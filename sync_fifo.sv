==> flow/design.v <==
`timescale 1ns/10ps
module sync_fifo #(parameter DWIDTH=8,
		parameter FIFO_DEPTH=8)
		(input logic clk,rstn,
		input logic push,
		input logic [DWIDTH-1:0] din,
		input logic pop,
		output logic [DWIDTH-1:0] dout,
		output logic fifo_empty,fifo_full,
		output logic overflow,underflow);
	reg [DWIDTH-1:0] mem [0:FIFO_DEPTH-1];
	logic [$clog2(FIFO_DEPTH):0] rd_ptr,wt_ptr;
	logic [DWIDTH-1:0] dout_n;
	assign fifo_full=(rd_ptr[$clog2(FIFO_DEPTH)]!=wt_ptr[$clog2(FIFO_DEPTH)])&&(rd_ptr[$clog2(FIFO_DEPTH)-1:0]==wt_ptr[$clog2(FIFO_DEPTH)-1:0]);
	assign overflow=fifo_full&push;
	assign fifo_empty=(rd_ptr==wt_ptr)?1'b1:1'b0;
	assign underflow=fifo_empty&pop;
	assign dout_n=mem[rd_ptr[$clog2(FIFO_DEPTH)-1:0]];
	always_ff@(posedge clk,negedge rstn)begin
		if(~rstn) begin
			dout<=8'd0;
			wt_ptr<=4'd0;
			rd_ptr<=4'd0;
		end else begin
			if(push & (~fifo_full)) begin
				mem[wt_ptr[$clog2(FIFO_DEPTH)-1:0]]<=din;
				wt_ptr<=wt_ptr+1'd1;
			end
			if(pop & (~fifo_empty)) begin
				dout<=dout_n;
				rd_ptr<=rd_ptr+1'd1;
			end
		end
	end
endmodule
module sync_fifo_tb;
logic clk,rstn,push,pop,fifo_empty,fifo_full,overflow,underflow;
logic [7:0] dout,din;
sync_fifo #(.DWIDTH(8),.FIFO_DEPTH(4)) dut (clk,rstn,push,din,pop,dout,fifo_empty,fifo_full,overflow,underflow);
always #5 clk=~clk;
initial begin
	clk<=1'b0;
	rstn<=1'b0;
	din<=8'd0;
	push<=1'b0;
	pop<=1'b0;
	#10 rstn<=1'b1;
	for (int i=0;i<5;i+=1) begin
		#10 push<=1'b1;
		din<=din+8'd1;
		#10 push<=1'b0;
		#10 push<=1'b1;
		din<=din+8'd1;
	end
	for (int i=0;i<8;i+=1) begin
		#10 pop<=1'b1;
	end	
end
endmodule
Step by step through the tools: sync_fifo
What the tools print for sync_fifo, step after step.
Line numbers count from 1 in the design file above.
Cell names lack the library's common part.
{"block": "setup", "top": "sync_fifo", "clock_port": "clk", "cell_library": "sky130hd", "pvt_corner": "tt_025C_1v80"}

Word level
Counts by Yosys on the flattened word-level netlist (proc, flatten, opt, wreduce). Print and check cells are left out. Cells with the same type and inputs are merged into one.
{"block": "bits", "output_inout_bits": 12, "word_cells": 49, "register_bits": 80, "in_bits": 12}
{"block": "op_classes", "equal": 17, "n_reduce_logical": 11, "add_sub_neg": 2, "muxes": 2, "n_logic": 6}
{"block": "op_table", "cell": "8-bit case mux with 8-bit select", "n": 1}
{"block": "op_table", "cell": "3-bit == test with constant B", "n": 8}
{"block": "op_table", "cell": "3-bit AND reduction", "n": 8}
{"block": "op_table", "cell": "3-bit by 2-bit == test with 1-bit output with constant B", "n": 4}
{"block": "op_table", "cell": "4-bit by 1-bit adder with 4-bit output with constant B", "n": 2}
{"block": "op_table", "cell": "3-bit by 1-bit == test with 1-bit output with constant B", "n": 2}
{"block": "op_table", "cell": "3-bit zero test", "n": 2}
{"block": "op_table", "cell": "1-bit AND", "n": 4}
{"block": "op_table", "cell": "4-bit == test", "n": 1}
{"block": "op_table", "cell": "3-bit == test", "n": 1}
{"block": "op_table", "cell": "1-bit inverter", "n": 2}
{"block": "op_table", "cell": "1-bit inequality test", "n": 1}
{"block": "op_table", "cell": "1-bit logical AND", "n": 1}
{"block": "op_table", "cell": "1-bit two-way mux", "n": 1}

Depth
Yosys ltp: most cells in a row. Word level: on the elaborated netlist, between registers, memories and ports. Mapped: between sequential cells and ports; inverters and the memories' decode and read muxes count.
{"block": "logic_depth", "word_depth": 5, "ABC_AREA": 0, "ltp_mapped": 8, "depth_no_buf": 6}

Mapped cells and area
Source: synth_stat.txt of the flow (Yosys; design flattened, memories mapped). It holds for the ABC_AREA given above (unset counts as 0); a run with the other value may have another netlist.
{"block": "synth_totals", "cells": 223, "flip_flops": 80, "mapped_area_mm2": 0.0032919, "n_buf": 12, "sequential_area_mm2": 0.0023222}
{"block": "types", "cell_type": "edfxtp_1", "n": 64, "area_total_um2": 1.92E+03}
{"block": "types", "cell_type": "dfrtp_1", "n": 16, "area_total_um2": 400.384}
{"block": "types", "cell_type": "ha_1", "n": 12, "area_total_um2": 150.144}
{"block": "types", "cell_type": "a22oi_1", "n": 11, "area_total_um2": 82.579}
{"block": "types", "cell_type": "nand3_1", "n": 12, "area_total_um2": 60.058}
{"block": "types", "cell_type": "nand2_1", "n": 15, "area_total_um2": 56.304}
{"block": "types", "cell_type": "a221oi_1", "n": 5, "area_total_um2": 43.792}
{"block": "types", "cell_type": "xor2_1", "n": 5, "area_total_um2": 43.792}
{"block": "types", "cell_type": "and3_1", "n": 6, "area_total_um2": 37.536}
{"block": "types", "cell_type": "o22ai_1", "n": 6, "area_total_um2": 37.536}
{"block": "types", "cell_type": "a21oi_1", "n": 6, "area_total_um2": 30.029}
{"block": "types", "cell_type": "inv_1", "n": 8, "area_total_um2": 30.029}
{"block": "types", "cell_type": "o21ai_0", "n": 6, "area_total_um2": 30.029}
{"block": "types", "cell_type": "o41ai_4", "n": 1, "area_total_um2": 27.526}
{"block": "types", "cell_type": "a22o_1", "n": 3, "area_total_um2": 26.275}
{"block": "types", "cell_type": "xnor2_1", "n": 3, "area_total_um2": 26.275}
{"block": "types", "cell_type": "and2_1", "n": 4, "area_total_um2": 25.024}
{"block": "types", "cell_type": "a222oi_1", "n": 2, "area_total_um2": 20.019}
Other cell types: 19; their cells: 38.

Timing after synthesis
Source: OpenSTA report_checks on the synthesized netlist (no wires, ideal clock, input and output delay 20% of the period each), path of least setup slack; recovery checks are left aside. Register names are those of the netlist, which keeps one name where synthesis merged equal registers.
{"block": "synth_timing", "path_type": "flip-flop to output port", "start": "reg wt_ptr[0]", "end": "out underflow", "clock_period_ns": 2.46, "slack_ns": 0.495, "launch_ns": 0.000, "path_buffers": 0, "arrival_time_ns": 1.473, "path_delay_ns": 1.473, "driving_pins": 5, "out_delay_ns": 0.492, "required_time_ns": 1.968, "period_less_setup_slack_ns": 1.965}
"path_delay_ns" is the arrival time less input delay plus setup time.
A path that ends at an output port has no setup time.
"driving_pins": output pins that drive a net of the path, with the launching flip-flop's if there is one; two outputs of one cell count as two.
"period_less_setup_slack_ns" = period - worst setup slack (recovery checks aside). The figure is calculated, with input and output delays left at 20% of the set period.
Between the ends stands the longest chain of elaborated cells between them, by number of cells; it is not shown to be the way that was timed. Of several equally long chains one is given.
Each line given opens the expression or statement behind the cell; cells for indexed reads and writes are added by Yosys, which also makes memories of some case tables.
{"block": "synth_between", "path_cell_list": "dfrtp_1 -> xor2_1 -> or2_1 -> nor3_1 -> and2_1", "elab_chain_cells": 3, "cone_cells": 3, "cone_lines": 2, "classes_between": "eq/ne: 1; mux: 1; logic: 1"}
{"block": "synth_lines", "element": "start, declared", "line": 12, "source": "logic [$clog2(FIFO_DEPTH):0] rd_ptr,wt_ptr;"}
{"block": "synth_lines", "element": "start, assigned", "line": 22, "source": "wt_ptr<=4'd0;"}
{"block": "synth_lines", "element": "start, assigned", "line": 27, "source": "wt_ptr<=wt_ptr+1'd1;"}
{"block": "synth_lines", "element": "4-bit == test", "line": 16, "source": "assign fifo_empty=(rd_ptr==wt_ptr)?1'b1:1'b0;"}
{"block": "synth_lines", "element": "1-bit two-way mux", "line": 16}
{"block": "synth_lines", "element": "1-bit AND", "line": 17, "source": "assign underflow=fifo_empty&pop;"}
{"block": "synth_lines", "element": "end, declared", "line": 10, "source": "output logic overflow,underflow);"}
Some nets on the timed path still bear RTL names; the line given drives or declares the net.
{"block": "synth_nets", "signal": "fifo_empty", "line": 16}

Worst path after layout
From the final timing report of flow run 1: the path of least setup slack in the routed layout; clock arrival at registers is part of the times.
{"block": "layout_timing", "path_type": "flip-flop to output port", "start": "reg wt_ptr[0]", "end": "out underflow", "clock_period_ns": 2.58, "driving_pins": 6, "launch_ns": 0.35, "arrival_time_ns": 1.90, "out_delay_ns": 0.52, "path_buffers": 1, "slack_ns": 0.16, "required_time_ns": 2.06}
Between the ends stands the longest chain of elaborated cells between them, by number of cells; it is not shown to be the way that was timed. Of several equally long chains one is given.
{"block": "layout_between", "path_cell_list": "dfrtp_2 -> xor2_2 -> or2_1 -> nor3_2 -> and2_1 -> dlygate4sd2_1", "elab_chain_cells": 3, "cone_cells": 3, "cone_lines": 2, "classes_between": "eq/ne: 1; mux: 1; logic: 1"}
{"block": "layout_lines", "element": "start, declared", "line": 12, "source": "logic [$clog2(FIFO_DEPTH):0] rd_ptr,wt_ptr;"}
{"block": "layout_lines", "element": "start, assigned", "line": 22, "source": "wt_ptr<=4'd0;"}
{"block": "layout_lines", "element": "start, assigned", "line": 27, "source": "wt_ptr<=wt_ptr+1'd1;"}
{"block": "layout_lines", "element": "4-bit == test", "line": 16, "source": "assign fifo_empty=(rd_ptr==wt_ptr)?1'b1:1'b0;"}
{"block": "layout_lines", "element": "1-bit two-way mux", "line": 16}
{"block": "layout_lines", "element": "1-bit AND", "line": 17, "source": "assign underflow=fifo_empty&pop;"}
{"block": "layout_lines", "element": "end, declared", "line": 10, "source": "output logic overflow,underflow);"}

Add stored flow runs of sync_fifo

Module sync_fifo, platform sky130hd: 2 stored runs of the flow (Yosys, OpenROAD) with differing settings, in no particular order. Input and output delays are each 20% of the period that was set; the output load is 0.01 pF.
By "achieved_period_ns" is meant the clock period of the run minus its worst setup slack. This is arithmetic on one report: input and output delays are still those of the set period (20% each).
By "worst_path_allowed_less_slack_ns" is meant the share of the clock period that the worst setup path is allowed (20% is reserved at inputs, 20% at outputs), minus its slack. Clock arrival times at its registers enter into it.
"fin_power_mw" is the tool's figure for a default switching activity; nothing was simulated.

Flow run 1
==> flow/run.sh <==
#!/bin/bash
# the make line also repeats the synthesis and layout settings of config.mk as NAME=value (left out here)
make -C /OpenROAD-flow-scripts/flow DESIGN_CONFIG=/design/flow/config.mk WORK_HOME=/design/flow/orfs CLKGATE_MAP_FILE= finish
==> flow/config.mk <==
export PLATFORM = sky130hd
export DESIGN_NAME = sync_fifo
export DESIGN_NICKNAME = sync_fifo
export VERILOG_FILES = /design/flow/design.v
export SDC_FILE = /design/flow/constraint.sdc
export NUM_CORES = 4
export LEC_CHECK = 0
export CAP_MARGIN = 20
export CELL_PAD_IN_SITES_DETAIL_PLACEMENT = 0
export CELL_PAD_IN_SITES_GLOBAL_PLACEMENT = 1
export CORE_MARGIN = 2
export CORE_UTILIZATION = 52
export CTS_CLUSTER_SIZE = 29
export GPL_ROUTABILITY_DRIVEN = 0
export PLACE_DENSITY_LB_ADDON = 0.11
export SETUP_SLACK_MARGIN = 0.06
export SLEW_MARGIN = 20
export TNS_END_PERCENT = 20
==> flow/constraint.sdc <==
create_clock -name core_clock -period 2.58 [get_ports {clk}]
set_input_delay 0.5160 -clock core_clock [delete_from_list [all_inputs] [get_ports {clk}]]
set_output_delay 0.5160 -clock core_clock [all_outputs]
set_load 0.01 [all_outputs]

==> results of flow run 1, as JSON <==
{
  "ys_area_mm2": 0.0032919,
  "finalCellArea_mm2": 0.0039163,
  "worst_path_allowed_less_slack_ns": 1.90,
  "path_kind": "flip-flop to output port",
  "total_die_area_mm2": 0.0069831,
  "hold_ws_ns": 0.493,
  "fin_power_mw": 4.364,
  "post_route_util_pct": 65.0,
  "setupTns_ns": 0.000,
  "ws_setup_ns": 0.160,
  "achieved_period_ns": 2.420
}

Flow run 2
==> flow/run.sh <==
#!/bin/bash
# the make line also repeats the synthesis and layout settings of config.mk as NAME=value (left out here)
make -C /OpenROAD-flow-scripts/flow DESIGN_CONFIG=/design/flow/config.mk WORK_HOME=/design/flow/orfs CLKGATE_MAP_FILE= finish
==> flow/config.mk <==
export PLATFORM = sky130hd
export DESIGN_NAME = sync_fifo
export DESIGN_NICKNAME = sync_fifo
export VERILOG_FILES = /design/flow/design.v
export SDC_FILE = /design/flow/constraint.sdc
export NUM_CORES = 4
export LEC_CHECK = 0
export ABC_AREA = 1
export CAP_MARGIN = 20
export CELL_PAD_IN_SITES_GLOBAL_PLACEMENT = 2
export CORE_MARGIN = 5
export CORE_UTILIZATION = 67
export PLACE_DENSITY = 0.56
export SETUP_SLACK_MARGIN = 0.15
export SLEW_MARGIN = 20
==> flow/constraint.sdc <==
create_clock -name core_clock -period 3.12 [get_ports {clk}]
set_input_delay 0.6240 -clock core_clock [delete_from_list [all_inputs] [get_ports {clk}]]
set_output_delay 0.6240 -clock core_clock [all_outputs]
set_load 0.01 [all_outputs]

==> results of flow run 2, as JSON <==
{
  "outcome": "incomplete, placement halted on GPL-0301"
}
